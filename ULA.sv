==> flow/design.v <==
module ULA (input CLOCK_50, 
				input [17:0] SW,
				output logic [17:0] LEDR);
	logic [5:0] A;
	logic [5:0] B;
	logic [2:0] operacao;
	logic reset;
	logic modo;
	logic [6:0] o_resultado;
	logic o_overflow;
	logic o_zero;
	always_ff @ (posedge CLOCK_50)
	begin
		A <= SW[5:0];
		B <= SW[11:6];
		operacao <= SW[14:12];
		modo <= SW[16];
		reset <= SW[17];
		LEDR[5:0] <= o_resultado[5:0];
		LEDR[7] <= o_zero;
		LEDR[9] <= o_overflow;
		if (reset)
		begin
			o_resultado <= 6'b0;
			o_overflow <= 1'b0;
			o_zero <= 1'b0;
		end
		else 
		begin
			if (modo == 1)  
			begin
				o_overflow <= 1'b0;
				case(operacao)
					3'b000: o_resultado <= A & B;
					3'b001: o_resultado <= ~A;
					3'b010: o_resultado <= ~B;
					3'b011: o_resultado <= A | B;
					3'b100: o_resultado <= A ^ B;
					3'b101: o_resultado <= ~(A & B);
					3'b110: o_resultado <= A;
					3'b111: o_resultado <= B;
				endcase
			end
			else  
			begin
				case(operacao)
					3'b000: begin
						o_resultado <= A + B;
						o_overflow <= o_resultado[6];
					end
					3'b001: begin
						o_resultado <= A - B;
						o_overflow <= o_resultado[6];
					end
					3'b010: begin
						o_resultado <= A + (~B);
						o_overflow <= ~o_resultado[6];
					end
					3'b011: begin
						o_resultado <= A - (~B);
						o_overflow <= ~o_resultado[6];
					end
					3'b100: begin
						o_resultado <= A + 1'b1;
						o_overflow <= o_resultado[6];
					end
					3'b101: begin
						o_resultado <= A - 1'b1;
						o_overflow <= o_resultado[6];
					end
					3'b110: begin
						o_resultado <= B + 1'b1;
						o_overflow <= o_resultado[6];
					end
					3'b111: begin
						o_resultado <= B - 1'b1;
						o_overflow <= o_resultado[6];
					end
				endcase
			end
			o_zero <= (o_resultado[5:0] == 6'b0);
		end
	end
endmodule 
# From RTL to reports: ULA
# The steps from the RTL of ULA to its reports follow in flow order.
# Lines are those of the file above, counted from 1.
# Operators carry their Yosys type and port widths (W data, S select, Z words).
# Cell names lack the library's common part.
# Not given: n/a
dict set report design {
  top {ULA}
  clock {CLOCK_50}
  cell_library {sky130hd}
  pvt_corner {tt_025C_1v80}
}

# Elaborated design
# Yosys after proc, flatten, opt, wreduce and memory -nomap, before mapping. Enables and synchronous resets that opt folds into registers are not counted as muxes. Memory bits, and registers merged into a memory's read port (data or address), are not among the register bits. Print and check cells are not counted. Equal cells are merged and count once.
dict set report bits {
  output_inout_bits 18
  register_bits 34
  inputBits 19
  wordCells 42
}
dict set report classes {
  reduce_logical 5
  addsub 8
  muxes 4
  equal 7
  logic 7
}
# operator count
set op_table {}
lappend op_table {{$pmux W7 S8} 2}
lappend op_table {{$not A6 Y7} 3}
lappend op_table {{$add A6 B1 Y7 const B} 2}
lappend op_table {{$sub A6 B1 Y7 const B} 2}
lappend op_table {{$eq A3 B3 Y1 const B} 4}
lappend op_table {{$add A6 B6 Y7} 1}
lappend op_table {{$sub A6 B6 Y7} 1}
lappend op_table {{$add A6 B7 Y7} 1}
lappend op_table {{$sub A6 B7 Y7} 1}
lappend op_table {{$mux W7} 1}
lappend op_table {{$eq A3 B2 Y1 const B} 2}
lappend op_table {{$and A6 B6 Y6} 1}
lappend op_table {{$or A6 B6 Y6} 1}
lappend op_table {{$xor A6 B6 Y6} 1}
lappend op_table {{$logic_not A6 Y1} 1}
lappend op_table {{$reduce_or A6 Y1} 1}
lappend op_table {{$reduce_or A2 Y1} 2}
lappend op_table {{$eq A3 B1 Y1 const B} 1}
lappend op_table {{$logic_not A3 Y1} 1}
lappend op_table {{$pmux W1 S2} 1}
lappend op_table {{$not A1 Y1} 1}

# Depth
# Yosys ltp: most cells in a row. Word level: on the elaborated netlist, between registers, memories and ports. Mapped: between sequential cells and ports; inverters and the memories' decode and read muxes count.
dict set report logic_depth {
  depth_word 4
  ABC_AREA 0
  depth_mapped 14
  mapped_depth_nobuf 12
}

# After synthesis
# Yosys stat after the flow's synthesis: flattened, memories mapped to cells. It holds for the ABC_AREA given above (unset counts as 0); a run with the other value may have another netlist.
dict set report mapped {
  buffers 25
  seqArea_um2 680.7
  cells 295
  ff_cells 34
  area_um2 2429.8
}
# cell count type_area_um2
set types {}
lappend types {dfxtp_1 34 680.653}
lappend types {ha_1 26 325.312}
lappend types {a21oi_1 28 140.134}
lappend types {nor2_1 27 101.347}
lappend types {inv_1 21 78.826}
lappend types {buf_4 10 75.072}
lappend types {nor3_1 15 75.072}
lappend types {xnor2_1 6 52.55}
lappend types {mux2i_1 5 50.048}
lappend types {nand2b_1 8 50.048}
lappend types {mux4_2 2 45.043}
lappend types {nand2_1 12 45.043}
lappend types {o21ai_0 9 45.043}
lappend types {o22ai_1 7 43.792}
lappend types {fa_1 2 40.038}
lappend types {a211oi_1 5 37.536}
lappend types {a31oi_1 6 37.536}
lappend types {xor2_1 4 35.034}
# Other cell types: 37; their cells: 68.

# Timing after synthesis
# Path of least setup slack by OpenSTA after synthesis, without wires, with an ideal clock, recovery checks aside; 20% of the period is set as input and as output delay. Where synthesis merged equal registers, the netlist keeps one of their names.
dict set report synth_timing {
  path_kind {register to register}
  from {register operacao[2]}
  to {register o_resultado[6]}
  t_arrival_ps 2821
  stages 15
  setup_ps 122
  t_first_pin_ps 0
  path_buffers 4
  slack_ps -223
  required_time_ps 2598
  clock_period_ps 2720
  path_delay_ps 2943
  synth_period_reached_ps 2943
}
# "path_delay_ps" = arrival - input delay + setup time.
# "stages" counts driving pins, that of a launching flip-flop among them; a cell with two outputs on the path counts twice.
# "synth_period_reached_ps" = period - worst setup slack (recovery checks aside). The figure is calculated, with input and output delays left at 20% of the set period.
# The rows between start and end are the longest chain of elaborated cells between them; the timing report does not say that the signal goes this way. Where chains are equally long, one stands for them.
# Each line given opens the expression or statement behind the cell; cells for indexed reads and writes are added by Yosys, which also makes memories of some case tables.
# At most two assigning lines are given for a register; there are more.
dict set report synth_between {
  cell_sequence {dfxtp_1 > buf_6 > clkbuf_1 > buf_1 > buf_2 > nor3_1 > a21oi_1 > ha_1 > inv_1 > fa_1 > a211oi_1 > nor3b_1 > o22ai_1 > xnor2_1 > o311a_1}
  elab_chain_len 3
  cells_between 11
  classes_between {eq/ne (7); mux (3); reduce/logical (1)}
}
# item line_no
set synth_lines {}
lappend synth_lines {{start: declaration} 6} ;# logic [2:0] operacao;
lappend synth_lines {{start: assignment} 16} ;# operacao <= SW[14:12];
lappend synth_lines {{$eq A3 B3 Y1} 46} ;# case(operacao)
lappend synth_lines {{$pmux W7 S8} 46}
lappend synth_lines {{$mux W7} 30} ;# if (modo == 1)
lappend synth_lines {{end: assignment} 34} ;# 3'b000: o_resultado <= A & B;
lappend synth_lines {{end: assignment} 35} ;# 3'b001: o_resultado <= ~A;
lappend synth_lines {{end: declaration} 9} ;# logic [6:0] o_resultado;

# Path in the finished layout
# From the final timing report of record 1: the path of least setup slack in the routed layout; clock arrival at registers is part of the times.
# The report prints the path's times to 10 ps; the period is as set.
dict set report layout_timing {
  path_kind {register to register}
  from {register B[0]}
  to {register o_resultado[6]}
  clock_period_ps 3020
  t_arrival_ps 2740
  t_first_pin_ps 280
  path_buffers 0
  required_time_ps 3190
  setup_ps 110
  slack_ps 450
  stages 13
}
# The rows between start and end are the longest chain of elaborated cells between them; the timing report does not say that the signal goes this way. Where chains are equally long, one stands for them.
# At most two assigning lines are given for a register; there are more.
dict set report layout_between {
  cell_sequence {dfxtp_4 > ha_4 > nor2_4 > nor3_1 > a21oi_1 > nor2_1 > a221oi_2 > ha_1 > a211oi_4 > nor3b_2 > o22ai_2 > xnor2_1 > o311a_1}
  elab_chain_len 4
  cells_between 9
  classes_between {add/sub (6); mux (2); logic (1)}
}
# item line_no
set layout_lines {}
lappend layout_lines {{start: declaration} 5} ;# logic [5:0] B;
lappend layout_lines {{start: assignment} 15} ;# B <= SW[11:6];
lappend layout_lines {{$not A6 Y7} 60} ;# o_resultado <= A - (~B);
lappend layout_lines {{$sub A6 B7 Y7} 60}
lappend layout_lines {{$pmux W7 S8} 46} ;# case(operacao)
lappend layout_lines {{$mux W7} 30} ;# if (modo == 1)
lappend layout_lines {{end: assignment} 34} ;# 3'b000: o_resultado <= A & B;
lappend layout_lines {{end: assignment} 35} ;# 3'b001: o_resultado <= ~A;
lappend layout_lines {{end: declaration} 9} ;# logic [6:0] o_resultado;

# Top module ULA; platform sky130hd; tools Yosys and OpenROAD; 2 stored runs in no particular order. Input and output delays are each 20% of the period that was set; the output load is 0.01 pF.
# By "timing.achieved_period_ps" is meant the clock period of the run minus its worst setup slack. This is arithmetic on one report: input and output delays are still those of the set period (20% each).
# "worst_path_time_ps": the worst setup path's part of the clock period (all of it between registers, 20% less for each end at a port) less its slack. A launch clock that arrives late makes it longer, a capture clock that arrives late makes it shorter.
# "worst_path_time_ps" is known to 10 ps.
run="record 1" settings period_ns=3.02 SETUP_SLACK_MARGIN=0.77 CAP_MARGIN=20 CORE_MARGIN=2 CORE_UTILIZATION=40 SLEW_MARGIN=20
run="record 1" results timing.achieved_period_ps=2573 worst_path_time_ps=2570 worst_setup_path_type="register to register" post_synth_area_um2=2429.8 die_area_um2=6714.2 worst_hold_slack_ps=329 post_route_stdcell_area_um2=3206.8 fin_ws_ps=447
run="record 2" settings period_ns=2.16 CORE_UTILIZATION=15 SETUP_SLACK_MARGIN=0.15 PLACE_DENSITY_LB_ADDON=0.26 CORE_ASPECT_RATIO=0.61 CELL_PAD_IN_SITES_GLOBAL_PLACEMENT=2 TNS_END_PERCENT=40 GPL_ROUTABILITY_DRIVEN=0 CTS_CLUSTER_DIAMETER=396 CAP_MARGIN=30 MIN_ROUTING_LAYER="met1" CORE_MARGIN=2 SLEW_MARGIN=20
run="record 2" results die_area_um2=17264.5 worst_path_time_ps=2510 worst_setup_path_type="register to register" post_route_stdcell_area_um2=3659.8 post_synth_area_um2=2429.8 fin_ws_ps=-347 worst_hold_slack_ps=327 timing.achieved_period_ps=2507
